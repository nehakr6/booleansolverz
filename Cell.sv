==> flow/design.v <==
module Cell (Clock, Reset, Pause, border, in, out);
	input Clock, Reset, Pause, in;
	input logic [0:7] border;
	output logic out;
	enum logic {off = 1'b0, on = 1'b1} curr_state, next_state;  
	logic [0:4] counter;
	logic [0:7] slow;
	assign counter = border[0] + border[1] + border[2] + border[3] + border[4] + border[5] + border[6] + border[7];
	always_comb begin		
		case (curr_state)
			on:	if (counter == 2 | counter == 3) next_state = on;
					else										next_state = off;
			off:	if (counter == 3)						next_state = on;
					else										next_state = off;
		endcase
	end
	assign out = curr_state;
	always_ff @(posedge Clock) begin
		if (Reset) begin
			curr_state <= off;
		end else if (Pause) begin
			if (in == 1) curr_state <= on;
			else if (in == 0) curr_state <= off;
		end else begin
			if (slow == 0) curr_state <= next_state;
		end
		slow = slow + 1;
	end
endmodule
-- Tool chain data of Cell
The steps from the RTL of Cell to its reports follow in flow order.
Lines are those of the file above, counted from 1.
Operators: Yosys type, input widths -> output width; for muxes data width and select width s.
A cell with n/a has no value.
- top: Cell
- clock: Clock
- cell library: sky130hd
- timing corner: tt_025C_1v80

-- Elaborated design
Counts by Yosys on the flattened word-level netlist (proc, flatten, opt, wreduce; memories kept). Register bits leave out memories and registers merged into their read ports (data or address). Print and check cells are left out. Cells with the same type and inputs are merged into one.
- noted register bits after elaboration: 9
- output and inout port bits at 1
- noted cells after elaboration: 22
- add/subtract/negate cells at 8
- equality and inequality tests at 2
- noted multiplexer cells: 6
- noted bitwise gates (word level): 2
- reduce/logical cells at 2
- operator list (operator ; count):
    $add 5x1->5 ; 3
    $eq 5x2->1 const B ; 2
    $add 8x1->8 const B ; 1
    $logic_not 8->1 ; 1
    $add 4x1->5 ; 1
    $mux 1 ; 5
    $add 3x1->4 ; 1
    $add 2x1->3 ; 1
    $add 1x1->2 ; 1
    $reduce_bool 2->1 ; 1
    $pmux 1 s2 ; 1
    $or 1x1->1 ; 1
    $not 1->1 ; 1

-- Logic depth
Depth = most cells in a row (Yosys ltp): at word level without a register or memory, in the mapped netlist without a sequential cell, where the memories' decode and read muxes count.
- depth after elaboration at 13
- noted ABC_AREA: 0
- gate-level depth with buffers at 10
- noted depth with buffers taken out: 10

-- Mapped cells and area
The flow's flattened synthesis, as Yosys stat reports it; memories are mapped. The netlist is that of the ABC_AREA named above (0 if unset); the other value can give another one.
Totals and module areas in this step are rounded.
- cells by type (cell type ; count ; total area (µm²)):
    sky130_fd_sc_hd__dfxtp_1 ; 9 ; 180.173
    sky130_fd_sc_hd__fa_1 ; 4 ; 80.077
    sky130_fd_sc_hd__ha_1 ; 5 ; 62.56
    sky130_fd_sc_hd__inv_1 ; 14 ; 52.55
    sky130_fd_sc_hd__xnor2_1 ; 4 ; 35.034
    sky130_fd_sc_hd__nor4b_4 ; 1 ; 23.773
    sky130_fd_sc_hd__xor2_1 ; 2 ; 17.517
    sky130_fd_sc_hd__o211ai_2 ; 1 ; 12.512
    sky130_fd_sc_hd__a2111o_1 ; 1 ; 11.261
    sky130_fd_sc_hd__a21oi_1 ; 2 ; 10.01
    sky130_fd_sc_hd__nand3_1 ; 2 ; 10.01
    sky130_fd_sc_hd__and4_1 ; 1 ; 8.758
    sky130_fd_sc_hd__o2111ai_1 ; 1 ; 8.758
    sky130_fd_sc_hd__and3_2 ; 1 ; 7.507
    sky130_fd_sc_hd__nand3b_1 ; 1 ; 7.507
    sky130_fd_sc_hd__nor3b_1 ; 1 ; 7.507
    sky130_fd_sc_hd__and2_1 ; 1 ; 6.256
    sky130_fd_sc_hd__nand4_1 ; 1 ; 6.256
Other cell types: 3; their cells: 3.
- cells in the netlist: 55
- chip area (Yosys): 561 µm²
- sequential part of the area at 180 µm²
- flip-flop cells: 9
- noted buffers: 0

-- Timing after synthesis
Source: OpenSTA report_checks on the synthesized netlist (no wires, ideal clock, input and output delay 20% of the period each), path of least setup slack; recovery checks are left aside. Register names are those of the netlist, which keeps one name where synthesis merged equal registers.
- path kind: input-to-reg
- start: input port border[7]
- end: register curr_state
- noted period: 3.83 ns
- noted input delay: 0.766 ns
- data arrival time: 3.354 ns
- slack: 0.402 ns
- path delay: 2.661 ns
- noted driving pins on the path: 10
- noted path buffers: 0
- synthesis period reached: 3.428 ns
"path delay" = arrival - input delay + setup time.
"driving pins on the path" counts driving pins, that of a launching flip-flop among them; a cell with two outputs on the path counts twice.
"synthesis period reached" is the clock period less the worst setup slack; recovery checks do not enter. This is arithmetic on one report: input and output delays are still those of the set period (20% each).
The rows between start and end are the longest chain of elaborated cells between them; the timing report does not say that the signal goes this way. Where chains are equally long, one stands for them.
Each line given opens the expression or statement behind the cell; cells for indexed reads and writes are added by Yosys, which also makes memories of some case tables.
At most two assigning lines are given for a register; there are more.
- cell sequence: sky130_fd_sc_hd__inv_1 sky130_fd_sc_hd__fa_1 sky130_fd_sc_hd__fa_1 sky130_fd_sc_hd__fa_1 sky130_fd_sc_hd__inv_1 sky130_fd_sc_hd__ha_1 sky130_fd_sc_hd__fa_1 sky130_fd_sc_hd__nor3b_1 sky130_fd_sc_hd__o2111ai_1 sky130_fd_sc_hd__o211ai_2
- noted length of the longest elaborated chain: 7
- elaborated cells between the ends (all ways) at 9
- ends and longest elaborated chain, post-synthesis (item ; RTL line ; text):
    start, declared ; 3 ; input logic [0:7] border;
    $add 5x1->5 ; 8 ; assign counter = border[0] + border[1] + border[2] + border[3] + border[4] + border[5] + border[6] + border[7] ...
    $eq 5x2->1 ; 11 ; on: if (counter == 2 | counter == 3) next_state = on;
    $or 1x1->1 ; 11 ;
    $mux 1 ; 11 ;
    $pmux 1 s2 ; 10 ; case (curr_state)
    $mux 1 ; 25 ; if (slow == 0) curr_state <= next_state;
    $mux 1 ; 21 ; end else if (Pause) begin
    end, assigned ; 20 ; curr_state <= off;
    end, assigned ; 22 ; if (in == 1) curr_state <= on;
    end, declared ; 5 ; enum logic {off = 1'b0, on = 1'b1} curr_state, next_state;

-- Worst path after layout
From the final timing report of entry A: the path of least setup slack in the routed layout; clock arrival at registers is part of the times.
- path kind: input-to-reg
- start: input port border[7]
- end: register curr_state
- noted period: 3.35 ns
- noted input delay: 0.67 ns
- data arrival time: 3.78 ns
- slack: -0.24 ns
- noted driving pins on the path: 11
- noted path buffers: 1
The rows between start and end are the longest chain of elaborated cells between them; the timing report does not say that the signal goes this way. Where chains are equally long, one stands for them.
At most two assigning lines are given for a register; there are more.
- cell sequence: sky130_fd_sc_hd__clkdlybuf4s50_1 sky130_fd_sc_hd__inv_1 sky130_fd_sc_hd__fa_1 sky130_fd_sc_hd__fa_1 sky130_fd_sc_hd__fa_1 sky130_fd_sc_hd__inv_2 sky130_fd_sc_hd__ha_4 sky130_fd_sc_hd__fa_1 sky130_fd_sc_hd__nor3b_2 sky130_fd_sc_hd__o2111ai_2 sky130_fd_sc_hd__o211ai_2
- noted length of the longest elaborated chain: 7
- elaborated cells between the ends (all ways) at 9
- ends and longest elaborated chain, post-layout (item ; RTL line ; text):
    start, declared ; 3 ; input logic [0:7] border;
    $add 5x1->5 ; 8 ; assign counter = border[0] + border[1] + border[2] + border[3] + border[4] + border[5] + border[6] + border[7] ...
    $eq 5x2->1 ; 11 ; on: if (counter == 2 | counter == 3) next_state = on;
    $or 1x1->1 ; 11 ;
    $mux 1 ; 11 ;
    $pmux 1 s2 ; 10 ; case (curr_state)
    $mux 1 ; 25 ; if (slow == 0) curr_state <= next_state;
    $mux 1 ; 21 ; end else if (Pause) begin
    end, assigned ; 20 ; curr_state <= off;
    end, assigned ; 22 ; if (in == 1) curr_state <= on;
    end, declared ; 5 ; enum logic {off = 1'b0, on = 1'b1} curr_state, next_state;

Flow measurements of Cell on sky130hd: 2 stored runs with different settings, listed in no order. Input and output delays are each 20% of the period that was set; the output load is 0.01 pF.
"clock period reached" = clock period - worst setup slack. The figure is calculated, with input and output delays left at 20% of the set period.
"time on the worst setup path" = time allowed to the worst setup path (clock period - input delay - output delay, where it has them) - its slack; a late launch clock adds to it, a late capture clock takes from it.
"total power of the final layout": no workload was simulated; the value follows from the tool's default switching activity.
Measured values are rounded.

Entry A
Settings were period_ns = 3.35; SETUP_SLACK_MARGIN = -0.33; CAP_MARGIN = 20; CORE_MARGIN = 2; CORE_UTILIZATION = 40; SLEW_MARGIN = 20
- noted the total die area: 1720 µm²
- Yosys chip area after synthesis at 561 µm²
- total power of the final layout at 0.270 mW
- noted the setup slack of the worst path: -0.241 ns
- time on the worst setup path: 2.92 ns
- kind of the worst setup path: input-to-reg
- standard-cell area after layout at 762 µm²
- sum of negative setup slack: -0.241 ns
- utilization of the finished layout: 58.6 %
- clock period reached: 3.591 ns
- noted the post-route worst hold slack: 0.449 ns

Entry B
Settings were period_ns = 5.72; CORE_UTILIZATION = 19; PLACE_DENSITY_LB_ADDON = 0.27; CORE_ASPECT_RATIO = 0.62; CORE_MARGIN = 6; TNS_END_PERCENT = 90; GPL_TIMING_DRIVEN = 0; CTS_CLUSTER_DIAMETER = 140; SLEW_MARGIN = 40; MAX_ROUTING_LAYER = met5; CAP_MARGIN = 20
- noted the total die area: 4440 µm²
- Yosys chip area after synthesis at 561 µm²
- total power of the final layout at 0.173 mW
- noted the setup slack of the worst path: 1.58 ns
- time on the worst setup path: 3.00 ns
- kind of the worst setup path: input-to-reg
- standard-cell area after layout at 766 µm²
- sum of negative setup slack: 0.000 ns
- utilization of the finished layout: 29.3 %
- clock period reached: 4.145 ns
- noted the post-route worst hold slack: 0.450 ns
